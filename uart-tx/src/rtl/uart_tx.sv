==> flow/design.v <==
module uart_tx #(
  parameter int DATA_BITS = 8,
  parameter bit PARITY_EN = 1'b1,
  parameter bit PARITY_TYPE = 1'b0,   
  parameter int STOP_BITS = 1
) (
  input  logic                  clk,
  input  logic                  rst_n,
  input  logic                  tick,         
  input  logic                  tx_start,     
  input  logic                  cts,          
  input  logic [DATA_BITS-1:0]  tx_data,      
  output logic                  tx_out,       
  output logic                  tx_busy,      
  output logic                  tx_done       
);
  typedef enum logic [2:0] {
    S_IDLE,
    S_START_BIT,
    S_DATA_BITS,
    S_PARITY_BIT,
    S_STOP_BIT1,
    S_STOP_BIT2
  } state_t;
  state_t current_state;
  logic [3:0] bit_count;
  logic [DATA_BITS-1:0] tx_shift_reg;
  logic [DATA_BITS-1:0] tx_data_latch;
  logic parity_value;
  logic flow_paused;
  logic tx_start_pending;
  always_ff @(posedge clk or negedge rst_n) begin
    if (!rst_n) begin
      current_state <= S_IDLE;
      tx_out <= 1'b1;   
      tx_busy <= 1'b0;
      tx_done <= 1'b0;
      bit_count <= 0;
      tx_shift_reg <= '0;
      tx_data_latch <= '0;
      parity_value <= 1'b0;
      flow_paused <= 1'b0;
      tx_start_pending <= 1'b0;
    end else begin
      tx_done <= 1'b0;
      if (tx_start && !tx_busy && cts) begin
        tx_start_pending <= 1'b1;
        tx_data_latch <= tx_data;   
      end
      if (!cts && !flow_paused && current_state != S_IDLE) begin
        flow_paused <= 1'b1;
      end
      else if (cts && flow_paused) begin
        flow_paused <= 1'b0;
      end
      if (!flow_paused) begin
        case (current_state)
          S_IDLE: begin
            tx_out <= 1'b1;   
            tx_busy <= 1'b0;
            if (tick && tx_start_pending) begin
              tx_start_pending <= 1'b0;
              tx_shift_reg <= tx_data_latch;   
              parity_value <= PARITY_TYPE ? ~(^tx_data_latch) : ^tx_data_latch;  
              current_state <= S_START_BIT;
              tx_busy <= 1'b1;
            end
          end
          S_START_BIT: begin
            tx_out <= 1'b0;
            if (tick) begin
              current_state <= S_DATA_BITS;
              bit_count <= 0;
            end
          end
          S_DATA_BITS: begin
            tx_out <= tx_shift_reg[0];
            if (tick) begin
              tx_shift_reg <= tx_shift_reg >> 1;
              if (bit_count == DATA_BITS-1) begin
                current_state <= PARITY_EN ? S_PARITY_BIT : S_STOP_BIT1;
                bit_count <= 0;  
              end else begin
                bit_count <= bit_count + 1'b1;
              end
            end
          end
          S_PARITY_BIT: begin
            tx_out <= parity_value;
            if (tick) begin
              current_state <= S_STOP_BIT1;
            end
          end
          S_STOP_BIT1: begin
            tx_out <= 1'b1;
            if (tick) begin
              if (STOP_BITS == 1) begin
                current_state <= S_IDLE;
                tx_done <= 1'b1;
              end else begin
                current_state <= S_STOP_BIT2;
              end
            end
          end
          S_STOP_BIT2: begin
            tx_out <= 1'b1;
            if (tick) begin
              current_state <= S_IDLE;
              tx_done <= 1'b1;
            end
          end
          default: current_state <= S_IDLE;
        endcase
      end
    end
  end
endmodule
* Tool chain data of uart_tx *
Tool output for the design above, in the order of the flow.
Line numbers count from 1 in the design file above.
Cell names lack the library's common part.
Not given: -

design
  top module = uart_tx
  clock input = clk
  standard-cell library = sky130hd
  timing corner = tt_025C_1v80

* Word level *
Yosys after proc, flatten, opt, wreduce and memory -nomap, before mapping. Memory bits, and registers merged into a memory's read port (data or address), are not among the register bits. Print and check cells are not counted. Equal cells are merged and count once.

operators by class
  mux-type cells = 25
  bitwise operators = 1
  reductions and logical operators = 24
  eq/ne operators = 12
  $add $sub $neg = 1

operators with widths
  operator                                                          count
  3-bit two-way mux                                                 6
  8-bit parallel mux with 2-bit select                              1
  8-bit two-way mux                                                 2
  3-bit parallel mux with 5-bit select                              1
  4-bit two-way mux                                                 3
  2-bit inequality test with constant B                             5
  1-bit two-way mux                                                 10
  4-bit AND reduction                                               2
  8-bit XOR reduction                                               1
  4-bit parallel mux with 2-bit select                              1
  7-bit AND reduction                                               1
  1-bit logical AND                                                 6
  2-bit nonzero test                                                3
  3-bit by 2-bit equality test with 1-bit output with constant B    2
  3-bit equality test with constant B                               2
  2-bit AND reduction                                               2
  4-bit by 1-bit adder with 4-bit output with constant B            1
  4-bit by 3-bit equality test with 1-bit output with constant B    1
  4-bit nonzero test                                                1
  1-bit parallel mux with 4-bit select                              1
  1-bit logical NOT                                                 3
  3-bit by 1-bit equality test with 1-bit output with constant B    1
  3-bit logical NOT                                                 1
  3-bit AND reduction                                               1
  3-bit nonzero test                                                1
  3-bit OR reduction                                                1
  2-bit by 1-bit inequality test with 1-bit output with constant B  1
  2-bit OR reduction                                                1
  1-bit NOT                                                         1

bit counts
  output and inout port bits = 3
  cells after elaboration = 73
  input port bits = 13
  register bits after elaboration = 29

* Longest topological paths *
Longest topological path by Yosys (ltp), each cell counted once; first at word level (registers and memories cut), then after technology mapping (sequential cells cut; the memories' decode and read muxes count).

depth
  depth in word-level cells = 7
  ABC_AREA = 1
  depth in mapped cells = 10
  gate-level depth less buffers = 10

* Synthesis result *
Source: synth_stat.txt of the flow (Yosys; design flattened, memories mapped). It holds for the ABC_AREA given above (unset counts as 0); a run with the other value may have another netlist.
Totals and module areas in this step are rounded.

cell types
  type       count  area in all (sq um)
  dfrtp_1    28     700.672
  nand2_1    74     277.766
  inv_1      24     90.086
  nor2_1     20     75.072
  a21oi_1    9      45.043
  nand3_1    9      45.043
  o21ai_1    9      45.043
  dfstp_2    1      26.275
  o21ai_0    5      25.024
  nand2_4    2      22.522
  nor2_4     2      22.522
  nand2_2    3      18.768
  xnor2_1    2      17.517
  a21oi_4    1      16.266
  o2111ai_2  1      15.014
  ha_1       1      12.512
  buf_6      1      11.261
  a32oi_1    1      8.758

Other cell types: 7; their cells: 8.

mapped netlist
  mapped cells = 201
  mapped flip-flops = 29
  mapped area = 1520 sq um

* Path before layout *
Path of least setup slack by OpenSTA after synthesis, without wires, with an ideal clock, recovery checks aside; 20% of the period is set as input and as output delay. Where synthesis merged equal registers, the netlist keeps one of their names.

path after synthesis
  path kind = reg-to-reg
  start point = register current_state[2]
  end point = register bit_count[0]
  clock period = 2110 ps
  library setup time = 119 ps
  stages = 6
  path delay = 1212 ps
  slack = 898 ps
  arrival = 1093 ps
  synthesis period reached = 1212 ps

"path delay" = arrival - input delay + setup time.
"stages" counts driving pins, that of a launching flip-flop among them; a cell with two outputs on the path counts twice.
"synthesis period reached" = period - worst setup slack (recovery checks aside). The figure is calculated, with input and output delays left at 20% of the set period.
The rows between start and end are the longest chain of elaborated cells between them; the timing report does not say that the signal goes this way. Where chains are equally long, one stands for them.
Each line given opens the expression or statement behind the cell; cells for indexed reads and writes are added by Yosys, which also makes memories of some case tables.
At most two assigning lines are given for a register; there are more.

between the ends, after synthesis
  cell sequence = dfrtp_1 > nor2_4 > nand2_4 > a21oi_4 > o21ai_1 > o21a_1
  length of the longest elaborated chain = 3
  elaborated cells between the ends (all ways) = 7
  RTL lines with such cells = 1
  classes of those cells = eq/ne (4); mux (1); reduce/logical (2)

RTL lines, path after synthesis
  what                                            line  source
  from (decl)                                     25    state_t current_state;
  from (assign)                                   34    current_state <= S_IDLE;
  from (assign)                                   81    current_state <= PARITY_EN ? S_PARITY_BIT : S_STOP_BIT1;
  3-bit by 2-bit equality test with 1-bit output  57    case (current_state)
  2-bit nonzero test                              -
  4-bit AND reduction                             -
  to (assign)                                     73    bit_count <= 0;
  to (assign)                                     84    bit_count <= bit_count + 1'b1;
  to (decl)                                       26    logic [3:0] bit_count;

* Path in the finished layout *
Path of least setup slack in the final report of run 1 (OpenROAD, finished layout, wires in). Where an end is a register, its clock arrival counts in the times.
The report prints the path's times to 10 ps; the period is as set.

path post-layout
  path kind = reg-to-output
  start point = register tx_busy
  end point = output port tx_busy
  clock period = 2050 ps
  slack = 470 ps
  arrival = 1170 ps
  external output delay = 410 ps
  stages = 2

At most two assigning lines are given for a register; there are more.

between the ends, post-layout
  cell sequence = dfrtp_1 > clkdlybuf4s50_1
  length of the longest elaborated chain = 0
  elaborated cells between the ends (all ways) = 0
  RTL lines with such cells = 0

RTL lines, path post-layout
  what           line  source
  from (decl)    14    output logic                  tx_busy,
  from (assign)  36    tx_busy <= 1'b0;
  from (assign)  60    tx_busy <= 1'b0;
  to (decl)      14

Design uart_tx on sky130hd. What follows are 2 stored runs of the flow, each under its own settings; their order means nothing. The constraints put input and output delay at 20% of the set period each and load the outputs with 0.01 pF.
"time used up by the worst setup path" = time allowed to the worst setup path (clock period - input delay - output delay, where it has them) - its slack; a late launch clock adds to it, a late capture clock takes from it.
By "total design power" is meant OpenSTA's value without simulated activity: inputs other than the clock are taken to toggle once in ten clock periods, and the tool carries that through the logic.
"time used up by the worst setup path" is given in steps of 10 ps.
The results are shown rounded.
Settings: n/a = not set for that run.

name                                       run 1          run 2
period_ns                                  2.05           2.97
CORE_UTILIZATION                           33             40
SETUP_SLACK_MARGIN                         0.38           n/a
PLACE_DENSITY_LB_ADDON                     0.27           n/a
CORE_ASPECT_RATIO                          0.7            n/a
CELL_PAD_IN_SITES_GLOBAL_PLACEMENT         1              n/a
CELL_PAD_IN_SITES_DETAIL_PLACEMENT         0              n/a
ABC_AREA                                   1              n/a
GPL_TIMING_DRIVEN                          0              n/a
CTS_CLUSTER_DIAMETER                       148            n/a
MAX_ROUTING_LAYER                          met4           n/a
CAP_MARGIN                                 20             20
CORE_MARGIN                                2              2
SLEW_MARGIN                                20             20
smallest setup slack (ps)                  473            984
mapped cell area after synthesis (sq um)   1520           1400
post-route utilization (%)                 42.0           48.3
overall die area (sq um)                   5180           3990
time used up by the worst setup path (ps)  1170           1390
class of the worst setup path              reg-to-output  reg-to-output
total design power (uW)                    2730           1540
